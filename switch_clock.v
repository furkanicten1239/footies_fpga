==> flow/design.v <==
module switch_clock (
    input wire clk_25MHz,
    input wire manual_step,    
    input wire mode_select,    
    output reg clk_game
);
    reg [19:0] counter = 0;
    reg tick_60Hz = 0;
    always @(posedge clk_25MHz) begin
        if (counter >= 416666) begin   
            counter <= 0;
            tick_60Hz <= 1;
        end else begin
            counter <= counter + 1;
            tick_60Hz <= 0;
        end
        if (mode_select)
            clk_game <= manual_step;    
        else
            clk_game <= tick_60Hz;      
    end
endmodule
* Tool chain data of switch_clock
What the tools print for switch_clock, step after step. Line numbers count from 1 in the design file above. Cell names lack the library's common part. A cell with n/a has no value.
Set-up: top switch_clock, clock clk_25MHz, library sky130hd, library corner tt_025C_1v80

* Word level
Source: Yosys, flattened and elaborated, memories not mapped. Widths are those after wreduce; folded enables and synchronous resets count as part of the registers. Registers that Yosys merges into a memory's read port (data or address) are not register bits. Print and check cells do not count. Equal cells are merged and count once.
Operators by class: magnitude comparators 1, add/subtract/negate cells 1, muxes and demuxes 2
Operator list (count):
- 20-bit by 1-bit adder with 20-bit output with constant B | 1
- 20-bit by 19-bit >= comparator with 1-bit output with constant B | 1
- 1-bit 2-to-1 mux | 2
Storage and ports: word-level cells 7, register bits 22, input bits 3, output and inout bits 1

* Depth
Longest topological path by Yosys (ltp), each cell counted once; first at word level (registers and memories cut), then after technology mapping (sequential cells cut; the memories' decode and read muxes count).
Logic depth: depth in word-level cells 2, ABC_AREA 0, mapped depth 7, gate-level depth less buffers 6

* Netlist
Yosys stat after the flow's synthesis: flattened, memories mapped to cells. It holds for the ABC_AREA given above (unset counts as 0); a run with the other value may have another netlist.
Cell types:
- dfxtp_1 | count 22, total area 440.422 µm²
- xnor2_1 | count 10, total area 87.584 µm²
- nor2_1 | count 18, total area 67.565 µm²
- a21oi_2 | count 4, total area 35.034 µm²
- or3_1 | count 5, total area 31.28 µm²
- nand2_1 | count 7, total area 26.275 µm²
- ha_1 | count 2, total area 25.024 µm²
- inv_1 | count 6, total area 22.522 µm²
- or4_4 | count 2, total area 22.522 µm²
- nand4_4 | count 1, total area 21.27 µm²
- nand3_1 | count 4, total area 20.019 µm²
- nor3_1 | count 4, total area 20.019 µm²
- o21ai_0 | count 4, total area 20.019 µm²
- nand3_4 | count 1, total area 17.517 µm²
- xor2_1 | count 2, total area 17.517 µm²
- nor4_1 | count 2, total area 12.512 µm²
- mux2_2 | count 1, total area 11.261 µm²
- nand4bb_1 | count 1, total area 11.261 µm²
Not listed: further types 9, cells in them 11.
Synthesis totals: flip-flops 22, buffers 2, mapped area 0.0009847 mm², cell count 107, sequential part of the area 0.0004404 mm²

* Worst setup path after synthesis
OpenSTA on the mapped netlist: ideal clock, no wires. The path of least setup slack (recovery checks aside). Input and output delay are each 20% of the period. Register names are those of the netlist, which keeps one name where synthesis merged equal registers.
Timing path after synthesis: kind register to register, start point reg counter[0], end point reg counter[14], required time 2.414 ns, stages 6, buffers on the path 0, launch time at the first pin 0.000 ns, setup time 0.066 ns, setup slack 0.823 ns, path delay 1.657 ns, period 2.48 ns, data arrival time 1.591 ns, period reached after synthesis 1.657 ns
"path delay" = arrival - input delay + setup time. "stages" counts driving pins, that of a launching flip-flop among them; a cell with two outputs on the path counts twice. "period reached after synthesis" = period - worst setup slack (recovery checks aside). The figure is calculated, with input and output delays left at 20% of the set period. Between the ends stands the longest chain of elaborated cells between them, by number of cells; it is not shown to be the way that was timed. Of several equally long chains one is given. Each line given opens the expression or statement behind the cell; cells for indexed reads and writes are added by Yosys, which also makes memories of some case tables.
On the way, after synthesis: cells stage by stage dfxtp_1 ha_1 nand2_1 or4_4 or3_1 a21oi_2, length of the longest elaborated chain 1, elaborated cells between the ends (all ways) 2, RTL lines with such cells 2, those cells by class add/sub: 1; compare: 1
RTL lines, path after synthesis:
- start: declaration | RTL line 7 | reg [19:0] counter = 0;
- start: assignment | RTL line 11 | counter <= 0;
- start: assignment | RTL line 14 | counter <= counter + 1;
- 20-bit by 1-bit adder with 20-bit output | RTL line 14
- end: assignment | RTL line 11
- end: assignment | RTL line 14
- end: declaration | RTL line 7

* Path in the finished layout
From the final timing report of run 1: the path of least setup slack in the routed layout; clock arrival at registers is part of the times.
Timing path post-layout: kind register to register, start point reg counter[0], end point reg counter[15], launch time at the first pin 0.30 ns, required time 3.04 ns, period 2.79 ns, setup slack 0.64 ns, stages 8, setup time 0.06 ns, buffers on the path 1, data arrival time 2.39 ns
Between the ends stands the longest chain of elaborated cells between them, by number of cells; it is not shown to be the way that was timed. Of several equally long chains one is given.
On the way, post-layout: cells stage by stage dfxtp_1 inv_1 ha_1 o311ai_0 a2111oi_0 a211o_1 buf_4 a21oi_1, length of the longest elaborated chain 1, elaborated cells between the ends (all ways) 2, RTL lines with such cells 2, those cells by class add/sub: 1; compare: 1
RTL lines, path post-layout:
- start: declaration | RTL line 7 | reg [19:0] counter = 0;
- start: assignment | RTL line 11 | counter <= 0;
- start: assignment | RTL line 14 | counter <= counter + 1;
- 20-bit by 1-bit adder with 20-bit output | RTL line 14
- end: assignment | RTL line 11
- end: assignment | RTL line 14
- end: declaration | RTL line 7

Wiki page: switch_clock / flow data

Settings and measured results of 2 stored flow runs for module switch_clock (sky130hd), not sorted in any way. The constraints put input and output delay at 20% of the set period each and load the outputs with 0.01 pF.
"achieved clock period" means the clock period less the worst setup slack. The figure is calculated, with input and output delays left at 20% of the set period.
"worst setup path time" means the part of the period allowed to the worst setup path (the constraints hold back 20% at inputs and 20% at outputs) less its slack; where the path has registers, the arrival times of their clocks count too.
"power" is the tool's figure for a default switching activity; nothing was simulated.
[run 1] settings: period_ns=2.79, CORE_UTILIZATION=29, PLACE_DENSITY_LB_ADDON=0.06, CORE_MARGIN=3, CAP_MARGIN=20, SLEW_MARGIN=10, MAX_ROUTING_LAYER=met5
[run 1] result: chip area after synthesis (Yosys) 0.0009847 mm², die area 0.0041306 mm², standard-cell area of the final layout 0.0011036 mm², utilization 35.0 %, worst setup slack after layout 0.642 ns, total negative slack 0.000 ns, power 522.5 uW, achieved clock period 2.148 ns, worst setup path time 2.15 ns, worst setup path kind register to register
[run 2] settings: period_ns=1.46, CORE_UTILIZATION=35, SETUP_SLACK_MARGIN=0.29, PLACE_DENSITY_LB_ADDON=0.25, CELL_PAD_IN_SITES_GLOBAL_PLACEMENT=1, CELL_PAD_IN_SITES_DETAIL_PLACEMENT=1, TNS_END_PERCENT=75, CTS_CLUSTER_SIZE=82, CTS_CLUSTER_DIAMETER=124, SLEW_MARGIN=30, CAP_MARGIN=20, CORE_MARGIN=2
[run 2] result: chip area after synthesis (Yosys) 0.0009847 mm², die area 0.0032536 mm², standard-cell area of the final layout 0.0014139 mm², utilization 52.2 %, worst setup slack after layout -0.241 ns, total negative slack -3.030 ns, power 998.4 uW, achieved clock period 1.701 ns, worst setup path time 1.70 ns, worst setup path kind register to register
